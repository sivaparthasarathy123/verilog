==> flow/design.v <==
module Traffic_signal_4way(
  input clk, rst,
  output reg [2:0] way1, way2, way3, way4);
parameter GREEN_SIGNAL   = 30;           
parameter YELLOW_SIGNAL  = 5;            
parameter TOTAL_TIME     = GREEN_SIGNAL + YELLOW_SIGNAL;   
parameter [2:0] S_OFF = 3'b000,
                S_W1  = 3'b001,
                S_W2  = 3'b010,
                S_W3  = 3'b011,
                S_W4  = 3'b100;
reg [2:0] state, next_state;
reg [31:0] timer;
always@(posedge clk)begin
    if (!rst)
        state <= S_OFF;
    else
        state <= next_state;
end
always@(posedge clk)begin
    if (!rst)
        timer <= 0;
    else if (timer >= TOTAL_TIME)
        timer <= 0;
    else
        timer <= timer + 1;
end
always @(*) begin
    next_state = state;
    case (state)
        S_OFF: next_state = S_W1;
        S_W1: if (timer >= TOTAL_TIME) next_state = S_W2;
        S_W2: if (timer >= TOTAL_TIME) next_state = S_W3;
        S_W3: if (timer >= TOTAL_TIME) next_state = S_W4;
        S_W4: if (timer >= TOTAL_TIME) next_state = S_W1;
        default: next_state = S_OFF;
    endcase
end
always@(*)begin
    way1 = 3'b000; way2 = 3'b000; way3 = 3'b000; way4 = 3'b000;
    case (state)
        S_W1: begin
            way1 = (timer < GREEN_SIGNAL) ? 3'b001 :
                   (timer < TOTAL_TIME) ? 3'b010 : 3'b100;
            way2 = 3'b100; way3 = 3'b100; way4 = 3'b100;
        end
        S_W2: begin
            way2 = (timer < GREEN_SIGNAL) ? 3'b001 :
                   (timer < TOTAL_TIME) ? 3'b010 : 3'b100;
            way1 = 3'b100; way3 = 3'b100; way4 = 3'b100;
        end
        S_W3: begin
            way3 = (timer < GREEN_SIGNAL) ? 3'b001 :
                   (timer < TOTAL_TIME) ? 3'b010 : 3'b100;
            way1 = 3'b100; way2 = 3'b100; way4 = 3'b100;
        end
        S_W4: begin
            way4 = (timer < GREEN_SIGNAL) ? 3'b001 :
                   (timer < TOTAL_TIME) ? 3'b010 : 3'b100;
            way1 = 3'b100; way2 = 3'b100; way3 = 3'b100;
        end
    endcase
end
endmodule
# Reports on Traffic_signal_4way
# What the tools print for Traffic_signal_4way, step after step.
# Lines are those of the file above, counted from 1.
# Cell names lack the library's common part.
# A cell with n/a has no value.
# inputs
top_module	Traffic_signal_4way
clock_port	clk
library	sky130hd
lib_corner	tt_025C_1v80

# Elaborated design
# Source: Yosys, flattened and elaborated, memories not mapped. Widths are those after wreduce. Registers that Yosys merges into a memory's read port (data or address) are not register bits. Print and check cells do not count. Equal cells are merged and count once.
# op_classes
add_sub_neg	1
cmp	3
equal	8
mux	11
logic	1
reduce_and_logical	7
# ops
operator	count
adder 32 x 1 -> 32 bit with constant B	1
< comparator 32 x 5 -> 1 bit with constant B	1
>= comparator 32 x 6 -> 1 bit with constant B	1
< comparator 32 x 6 -> 1 bit with constant B	1
case mux 3 bit (select 2 bit)	4
2-to-1 mux 3 bit	6
case mux 3 bit (select 5 bit)	1
OR reduction 3 bit	4
inequality test 2 bit with constant B	4
== test 3 x 2 -> 1 bit with constant B	2
AND reduction 4 bit	1
== test 3 x 1 -> 1 bit with constant B	1
== test 3 bit with constant B	1
zero test 3 bit	1
OR reduction 2 bit	1
inverter 1 bit	1
# word_totals
register_bits	35
in_bits	2
out_inout_bits	12
wordCells	33

# Depth
# Longest topological path by Yosys (ltp), each cell counted once; first at word level (registers and memories cut), then after technology mapping (sequential cells cut; the memories' decode and read muxes count).
# depth
word_depth	4
ABC_AREA	1
depth_mapped	8
depth_no_buf	8

# Mapped cells and area
# Yosys stat after the flow's synthesis: flattened, memories mapped to cells. It holds for the ABC_AREA given above (unset counts as 0); a run with the other value may have another netlist.
# Totals and module areas in this step are rounded.
# synth_totals
cells	137
mapped_area_um2	1220
seq_area_um2	741
ffs	37
n_buf	1
# types
cell	count	area_total_um2
dfxtp_1	37	740.71
nor2_1	29	108.854
nand2_1	21	78.826
nand3_1	14	70.067
inv_1	17	63.811
o21ai_2	3	26.275
nor2_4	2	22.522
nand3_4	1	17.517
ha_1	1	12.512
nand4_1	2	12.512
nor3_2	1	10.01
a21oi_2	1	8.758
xnor2_1	1	8.758
xor2_1	1	8.758
nor3b_1	1	7.507
nand2_2	1	6.256
nor2_2	1	6.256
nor3_1	1	5.005
# Not listed: further types 2, cells in them 2.

# Timing after synthesis
# Path of least setup slack by OpenSTA after synthesis, without wires, with an ideal clock, recovery checks aside; 20% of the period is set as input and as output delay. Where synthesis merged equal registers, the netlist keeps one of their names.
# synth_timing
path_kind	register to output
start	register timer[0]
end	output way1[1]
tclk_ns	3.07
output_delay_ns	0.614
launch_ns	0.000
arrival_ns	1.258
t_required_ns	2.456
setup_slack_ns	1.198
path_delay_ns	1.258
stages	7
path_buffers	0
period_less_setup_slack_ns	1.872
# "path_delay_ns" = arrival - input delay + setup time.
# At an output port there is no setup time.
# "stages": output pins that drive a net of the path, with the launching flip-flop's if there is one; two outputs of one cell count as two.
# "period_less_setup_slack_ns" is the clock period less the worst setup slack; recovery checks do not enter. This is arithmetic on one report: input and output delays are still those of the set period (20% each).
# The rows between start and end are the longest chain of elaborated cells between them; the timing report does not say that the signal goes this way. Where chains are equally long, one stands for them.
# A line is the first line of the expression or statement that the cell stems from. Yosys adds cells for indexed reads and writes and turns some case tables into memories.
# A register here has more assigning lines than the two given.
# synth_between
cell_sequence	dfxtp_1 ha_1 nor3_1 nor2_1 nor2_4 nand3_1 nor2_1
elab_chain_cells	4
cone_cells	5
cone_classes	2 x compare; 3 x mux
# synth_rtl
item	line_no	source
start: declaration	13	reg [31:0] timer;
start: assignment	22	timer <= 0;
start: assignment	26	timer <= timer + 1;
< comparator 32 x 6 -> 1 bit	44	(timer < TOTAL_TIME) ? 3'b010 : 3'b100;
2-to-1 mux 3 bit	44
2-to-1 mux 3 bit	43	way1 = (timer < GREEN_SIGNAL) ? 3'b001 :
case mux 3 bit (select 2 bit)	41	case (state)
end: declaration	3	output reg [2:0] way1, way2, way3, way4);

# Path in the finished layout
# From the final timing report of flow run A: the path of least setup slack in the routed layout; clock arrival at registers is part of the times.
# layout_timing
path_kind	register to output
start	register timer[0]
end	output way4[1]
tclk_ns	4.56
output_delay_ns	0.91
launch_ns	0.28
arrival_ns	2.16
t_required_ns	3.65
setup_slack_ns	1.49
stages	8
path_buffers	1
# The rows between start and end are the longest chain of elaborated cells between them; the timing report does not say that the signal goes this way. Where chains are equally long, one stands for them.
# A register here has more assigning lines than the two given.
# layout_between
cell_sequence	dfxtp_1 ha_1 nor3_1 nor2_1 nor2_4 nand3_1 nor2_1 clkdlybuf4s50_1
elab_chain_cells	4
cone_cells	5
cone_classes	2 x compare; 3 x mux
# layout_rtl
item	line_no	source
start: declaration	13	reg [31:0] timer;
start: assignment	22	timer <= 0;
start: assignment	26	timer <= timer + 1;
< comparator 32 x 6 -> 1 bit	59	(timer < TOTAL_TIME) ? 3'b010 : 3'b100;
2-to-1 mux 3 bit	59
2-to-1 mux 3 bit	58	way4 = (timer < GREEN_SIGNAL) ? 3'b001 :
case mux 3 bit (select 2 bit)	41	case (state)
end: declaration	3	output reg [2:0] way1, way2, way3, way4);

Subject: Traffic_signal_4way on sky130hd, stored results

Hello all,

Measured data: module Traffic_signal_4way, platform sky130hd, 2 stored runs of the flow under differing settings, order arbitrary. Input and output delays are each 20% of the period that was set; the output load is 0.01 pF.
"achieved_period_ns" = clock period - worst setup slack. The figure is calculated, with input and output delays left at 20% of the set period.
"timing.worst_path_ns" = time allowed to the worst setup path (clock period - input delay - output delay, where it has them) - its slack; a late launch clock adds to it, a late capture clock takes from it.
"power_total_mw": no workload was simulated; the value follows from the tool's default switching activity.
Measured values are rounded.

Flow run A, flow files:
==> flow/run.sh <==
#!/bin/bash
# the make line also repeats the synthesis and layout settings of config.mk as NAME=value (left out here)
make -C /OpenROAD-flow-scripts/flow DESIGN_CONFIG=/design/flow/config.mk WORK_HOME=/design/flow/orfs CLKGATE_MAP_FILE= finish
==> flow/config.mk <==
export PLATFORM = sky130hd
export DESIGN_NAME = Traffic_signal_4way
export DESIGN_NICKNAME = Traffic_signal_4way
export VERILOG_FILES = /design/flow/design.v
export SDC_FILE = /design/flow/constraint.sdc
export NUM_CORES = 4
export LEC_CHECK = 0
export ABC_AREA = 1
export CAP_MARGIN = 20
export CORE_MARGIN = 2
export CORE_UTILIZATION = 17
export CTS_CLUSTER_SIZE = 84
export GPL_ROUTABILITY_DRIVEN = 1
export MAX_ROUTING_LAYER = met4
export MIN_ROUTING_LAYER = met1
export PLACE_DENSITY_LB_ADDON = 0.02
export SLEW_MARGIN = 20
export TNS_END_PERCENT = 35
==> flow/constraint.sdc <==
create_clock -name core_clock -period 4.56 [get_ports {clk}]
set_input_delay 0.9120 -clock core_clock [delete_from_list [all_inputs] [get_ports {clk}]]
set_output_delay 0.9120 -clock core_clock [all_outputs]
set_load 0.01 [all_outputs]

==> results of flow run A, as CSV <==
result,value
achieved_period_ns,3.068
power_total_mw,0.599
yosys.chip_area_um2,1220
final_util_pct,24.1
final_hold_ws_ns,0.448
timing.worst_path_ns,2.16
path_kind,"register to output"
design_die_area_um2,7890
ws_setup_ns,1.49
setupTns_ns,0.000
final_cell_area_um2,1650

Flow run B, flow files:
==> flow/run.sh <==
#!/bin/bash
# the make line also repeats the synthesis and layout settings of config.mk as NAME=value (left out here)
make -C /OpenROAD-flow-scripts/flow DESIGN_CONFIG=/design/flow/config.mk WORK_HOME=/design/flow/orfs CLKGATE_MAP_FILE= finish
==> flow/config.mk <==
export PLATFORM = sky130hd
export DESIGN_NAME = Traffic_signal_4way
export DESIGN_NICKNAME = Traffic_signal_4way
export VERILOG_FILES = /design/flow/design.v
export SDC_FILE = /design/flow/constraint.sdc
export NUM_CORES = 4
export LEC_CHECK = 0
export CAP_MARGIN = 20
export CORE_MARGIN = 2
export CORE_UTILIZATION = 40
export SETUP_SLACK_MARGIN = 0.32
export SLEW_MARGIN = 20
==> flow/constraint.sdc <==
create_clock -name core_clock -period 2.93 [get_ports {clk}]
set_input_delay 0.5860 -clock core_clock [delete_from_list [all_inputs] [get_ports {clk}]]
set_output_delay 0.5860 -clock core_clock [all_outputs]
set_load 0.01 [all_outputs]

==> results of flow run B, as CSV <==
result,value
achieved_period_ns,2.617
power_total_mw,0.929
yosys.chip_area_um2,1170
final_util_pct,57.9
final_hold_ws_ns,0.538
timing.worst_path_ns,2.03
path_kind,"register to output"
design_die_area_um2,3380
ws_setup_ns,0.313
setupTns_ns,0.000
final_cell_area_um2,1610

Thanks
